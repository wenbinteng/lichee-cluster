==> flow/design.v <==
module ip_wrapper #(
  parameter DATA_WIDTH = 8
) (
  input wire clk,
  input wire rst,
  input wire in_fifo_wr_en,
  input wire [DATA_WIDTH-1:0] in_fifo_din,
  output wire in_fifo_empty,
  output wire in_fifo_full,
  output wire out_fifo_wr_en,
  output wire [DATA_WIDTH-1:0] out_fifo_dout,
  input wire out_fifo_empty,
  input wire out_fifo_full,
  input wire cs,
  input wire sclk,
  input wire mosi,
  output wire miso
);
  wire [DATA_WIDTH-1:0] pe_din;
  wire [DATA_WIDTH-1:0] pe_dout;
  fifo #(DATA_WIDTH, 8) u_fifo (clk, rst, in_fifo_wr_en, !in_fifo_empty, in_fifo_din, pe_din, in_fifo_empty, in_fifo_full);
  spi u_spi (clk, rst, cs, sclk, mosi, miso);
  pe u_pe (pe_din, !in_fifo_empty, pe_dout, out_fifo_wr_en);
endmodule
module fifo #(
  parameter DATA_WIDTH = 8,
  parameter FIFO_DEPTH = 8
) (
  input wire clk,
  input wire rst,
  input wire wr_en,
  input wire rd_en,
  input wire [DATA_WIDTH-1:0] din,
  output wire [DATA_WIDTH-1:0] dout,
  output wire empty,
  output wire full
);
  reg [DATA_WIDTH-1:0] mem [0:FIFO_DEPTH-1];
  reg [FIFO_DEPTH-1:0] wr_ptr;
  reg [FIFO_DEPTH-1:0] rd_ptr;
  reg [FIFO_DEPTH-1:0] next_wr_ptr;
  reg [FIFO_DEPTH-1:0] next_rd_ptr;
  wire [FIFO_DEPTH-1:0] diff;
  assign empty = (wr_ptr == rd_ptr);
  assign full = ((next_wr_ptr == rd_ptr) && (wr_ptr != rd_ptr));
  assign dout = mem[rd_ptr];
  always @(posedge clk or posedge rst) begin
    if (rst) begin
      wr_ptr <= 0;
      rd_ptr <= 0;
    end
    else begin
      wr_ptr <= next_wr_ptr;
      rd_ptr <= next_rd_ptr;
    end
  end
  always @(posedge clk) begin
    if (wr_en && !full) begin
      mem[next_wr_ptr] <= din;
    end
  end
  always @(posedge clk) begin
    if (rd_en && !empty) begin
      next_rd_ptr <= next_rd_ptr + 1;
    end
  end
  always @(posedge clk) begin
    if (wr_en && !full) begin
      next_wr_ptr <= next_wr_ptr + 1;
    end
  end
  assign diff = next_wr_ptr - rd_ptr;
endmodule
module spi (
  input wire clk,
  input wire rst,
  input wire cs,
  input wire sclk,
  input wire mosi,
  output wire miso
);
  reg [7:0] data_reg;
  reg [2:0] bit_counter;
  reg [7:0] shift_reg;
  wire mosi_bit;
  reg sclk_prev;
  assign mosi_bit = mosi;
  always @(posedge clk or posedge rst) begin
    if (rst) begin
      data_reg <= 0;
      bit_counter <= 0;
      shift_reg <= 0;
      sclk_prev <= 1'b1;
    end
    else begin
      if (cs) begin
        bit_counter <= 0;
        sclk_prev <= 1'b1;
      end
      else begin
        if (sclk && ~sclk_prev) begin
          case (bit_counter)
            0: begin
              shift_reg <= {shift_reg[6:0], mosi_bit};
            end
            1,2,3,4,5,6,7: begin
              shift_reg <= {shift_reg[6:0], mosi_bit};
            end
            8: begin
              data_reg <= shift_reg;
              bit_counter <= 0;
            end
            default: begin
              bit_counter <= 0;
            end
          endcase
          bit_counter <= bit_counter + 1;
        end
        sclk_prev <= sclk;
      end
    end
  end
  assign miso = data_reg[7];
endmodule
module pe (
  input wire [7:0] din,
  input wire data_valid,
  output wire [7:0] dout,
  output wire data_ready
);
  assign dout = din;
  assign data_ready = 1;
endmodule
# Step by step through the tools: ip_wrapper
# The steps from the RTL of ip_wrapper to its reports follow in flow order.
# Line numbers count from 1 in the design file above.
# Cell names lack the library's common part.
# The mark -- stands for no value.
# inputs
top_module	ip_wrapper
clk_port	clk
lib	sky130hd
pvt_corner	tt_025C_1v80

# Word-level counts
# Source: Yosys, flattened and elaborated, memories not mapped. Widths are those after wreduce; folded enables and synchronous resets count as part of the registers. Registers that Yosys merges into a memory's read port (data or address) are not register bits. Print and check cells do not count. Equal cells are merged and count once.
# op_classes
reduce_logical	3
n_addsub	2
n_eq	3
# ops
cell	n
8-bit by 1-bit adder with 8-bit output with constant B	2
8-bit == test	2
8-bit inequality test	1
1-bit logical AND	2
1-bit logical NOT	1
# word_totals
out_inout_bits	12
elab_cells	12
register_bits	32

# Logic depth
# Longest topological path by Yosys (ltp), each cell counted once; first at word level (registers and memories cut), then after technology mapping (sequential cells cut; the memories' decode and read muxes count).
# depth
word_depth	4
ABC_AREA	0
mapped_depth	4
mapped_depth_nobuf	4

# Mapped cells and area
# Yosys stat after the flow's synthesis: flattened, memories mapped to cells. It holds for the ABC_AREA given above (unset counts as 0); a run with the other value may have another netlist.
# by_type
cell_type	n	area_total_um2
edfxtp_1	16	480.461
dfrtp_1	16	400.384
xnor2_1	24	210.202
buf_4	10	75.072
nand4_1	6	37.536
xor2_1	4	35.034
ha_1	2	25.024
nand3_1	4	20.019
and4_1	2	17.517
inv_1	4	15.014
nand2_1	3	11.261
o31a_1	1	8.758
conb_1	2	7.507
and3_1	1	6.256
nor2_2	1	6.256
nor3_1	1	5.005
nor2_1	1	3.754
# mapped
stdcells	98
mapped_area_um2	1365.1
ffs	32
# By module: a second synthesis without flattening, with its own total; a netlist apart from the flattened one above.
# hier_totals
cells_unflattened	214
hier_area_um2	3995.1
# Each row is one instance without its submodules.
# modules
module	mod_seq_area_um2	instances	n_cells	mod_area_um2
fifo	2802.7	1	192	3844.9
pe	0.0	1	10	71.3
ip_wrapper	0.0	1	10	67.6
spi	0.0	1	2	11.3

# Timing after synthesis
# OpenSTA on the mapped netlist: ideal clock, no wires. The path of least setup slack (recovery checks aside). Input and output delay are each 20% of the period. Register names are those of the netlist, which keeps one name where synthesis merged equal registers.
# synth_timing
kind	reg-to-reg
startpoint	register u_fifo.rd_ptr[5]
endpoint	register u_fifo.next_wr_ptr[0]
launch_ns	0.000
path_stages	5
path_delay_ns	1.524
arrival_time_ns	1.190
period_ns	2.03
setup_slack_ns	0.505
period_less_setup_slack_ns	1.525
# "path_delay_ns" is the arrival time less input delay plus setup time.
# "path_stages": output pins that drive a net of the path, with the launching flip-flop's if there is one; two outputs of one cell count as two.
# "period_less_setup_slack_ns" = period - worst setup slack (recovery checks aside). The figure is calculated, with input and output delays left at 20% of the set period.
# Between the ends stands the longest chain of elaborated cells between them, by number of cells; it is not shown to be the way that was timed. Of several equally long chains one is given.
# Each line given opens the expression or statement behind the cell; cells for indexed reads and writes are added by Yosys, which also makes memories of some case tables.
# synth_between
path_cell_list	dfrtp_1 xnor2_1 nand4_1 nor2_2 o31a_1
elab_chain_cells	4
cells_between	5
classes_between	eq/ne (2); reduce/logical (3)
# synth_rtl
element	line	text
start: declaration	40	reg [FIFO_DEPTH-1:0] rd_ptr;
start: assignment	50	rd_ptr <= 0;
start: assignment	54	rd_ptr <= next_rd_ptr;
8-bit == test	45	assign full = ((next_wr_ptr == rd_ptr) && (wr_ptr != rd_ptr));
1-bit logical AND	45
1-bit logical NOT	68	if (wr_en && !full) begin
1-bit logical AND	68
end: assignment	69	next_wr_ptr <= next_wr_ptr + 1;
end: declaration	41	reg [FIFO_DEPTH-1:0] next_wr_ptr;
# Nets of the timed path that keep an RTL name, with a line that drives or declares them; the list need not be complete.
# synth_named_nets
net	line	text
in_fifo_empty	44	assign empty = (wr_ptr == rd_ptr);

# Timing after layout
# From the final timing report of run 1: the path of least setup slack in the routed layout; clock arrival at registers is part of the times.
# layout_timing
kind	reg-to-output
startpoint	register u_fifo.rd_ptr[0]
endpoint	output port in_fifo_full
period_ns	1.89
output_delay_ns	0.38
launch_ns	0.33
setup_slack_ns	0.01
path_stages	5
arrival_time_ns	1.50
# Between the ends stands the longest chain of elaborated cells between them, by number of cells; it is not shown to be the way that was timed. Of several equally long chains one is given.
# layout_between
path_cell_list	dfrtp_1 xnor2_2 nand4_1 nor3_2 buf_2
elab_chain_cells	2
cells_between	3
classes_between	eq/ne (2); reduce/logical (1)
# layout_rtl
element	line	text
start: declaration	40	reg [FIFO_DEPTH-1:0] rd_ptr;
start: assignment	50	rd_ptr <= 0;
start: assignment	54	rd_ptr <= next_rd_ptr;
8-bit == test	45	assign full = ((next_wr_ptr == rd_ptr) && (wr_ptr != rd_ptr));
1-bit logical AND	45
end: declaration	9	output wire in_fifo_full,

ip_wrapper through Yosys and OpenROAD on sky130hd: 2 stored runs, unordered, with their settings and measured results. The constraints put input and output delay at 20% of the set period each and load the outputs with 0.01 pF.
"timing.achieved_period_ns" = clock period - worst setup slack. The figure is calculated, with input and output delays left at 20% of the set period.
By "timing.worst_path_ns" is meant the share of the clock period that the worst setup path is allowed (20% is reserved at inputs, 20% at outputs), minus its slack. Clock arrival times at its registers enter into it.
By "totalPower_uw" is meant OpenSTA's value without simulated activity: inputs other than the clock are taken to toggle once in ten clock periods, and the tool carries that through the logic.

Run 1, flow files:
==> flow/run.sh <==
#!/bin/bash
# the make line also repeats the synthesis and layout settings of config.mk as NAME=value (left out here)
make -C /OpenROAD-flow-scripts/flow DESIGN_CONFIG=/design/flow/config.mk WORK_HOME=/design/flow/orfs CLKGATE_MAP_FILE= finish
==> flow/config.mk <==
export PLATFORM = sky130hd
export DESIGN_NAME = ip_wrapper
export DESIGN_NICKNAME = ip_wrapper
export VERILOG_FILES = /design/flow/design.v
export SDC_FILE = /design/flow/constraint.sdc
export NUM_CORES = 4
export LEC_CHECK = 0
export CAP_MARGIN = 20
export CORE_MARGIN = 2
export CORE_UTILIZATION = 40
export SETUP_SLACK_MARGIN = 0.16
export SLEW_MARGIN = 20
==> flow/constraint.sdc <==
create_clock -name core_clock -period 1.89 [get_ports {clk}]
set_input_delay 0.3780 -clock core_clock [delete_from_list [all_inputs] [get_ports {clk}]]
set_output_delay 0.3780 -clock core_clock [all_outputs]
set_load 0.01 [all_outputs]

==> results of run 1, as CSV <==
result,value
timing.worst_path_ns,1.50
critical_path_type,"reg-to-output"
cell_area_final_um2,1584.0
timing.achieved_period_ns,1.876
totalPower_uw,2108
synth_chip_area_um2,1365.1
final_setup_tns_ns,0.000
worstSetupSlack_ns,0.014
design.die.area_um2,3895.6
layout_utilization_pct,47.8

Run 2, flow files:
==> flow/run.sh <==
#!/bin/bash
# the make line also repeats the synthesis and layout settings of config.mk as NAME=value (left out here)
make -C /OpenROAD-flow-scripts/flow DESIGN_CONFIG=/design/flow/config.mk WORK_HOME=/design/flow/orfs CLKGATE_MAP_FILE= finish
==> flow/config.mk <==
export PLATFORM = sky130hd
export DESIGN_NAME = ip_wrapper
export DESIGN_NICKNAME = ip_wrapper
export VERILOG_FILES = /design/flow/design.v
export SDC_FILE = /design/flow/constraint.sdc
export NUM_CORES = 4
export LEC_CHECK = 0
export CAP_MARGIN = 0
export CELL_PAD_IN_SITES_DETAIL_PLACEMENT = 2
export CORE_MARGIN = 2
export CORE_UTILIZATION = 22
export CTS_CLUSTER_DIAMETER = 210
export HOLD_SLACK_MARGIN = 0.25
export MAX_ROUTING_LAYER = met5
export PLACE_DENSITY = 0.77
export SETUP_SLACK_MARGIN = 0.5
export SLEW_MARGIN = 20
==> flow/constraint.sdc <==
create_clock -name core_clock -period 2.44 [get_ports {clk}]
set_input_delay 0.4880 -clock core_clock [delete_from_list [all_inputs] [get_ports {clk}]]
set_output_delay 0.4880 -clock core_clock [all_outputs]
set_load 0.01 [all_outputs]

==> results of run 2, as CSV <==
result,value
layout_utilization_pct,28.7
totalPower_uw,1830
worstSetupSlack_ns,0.445
timing.achieved_period_ns,1.995
cell_area_final_um2,1709.1
synth_chip_area_um2,1365.1
timing.worst_path_ns,1.51
critical_path_type,"reg-to-output"
final_setup_tns_ns,0.000
design.die.area_um2,6850.9
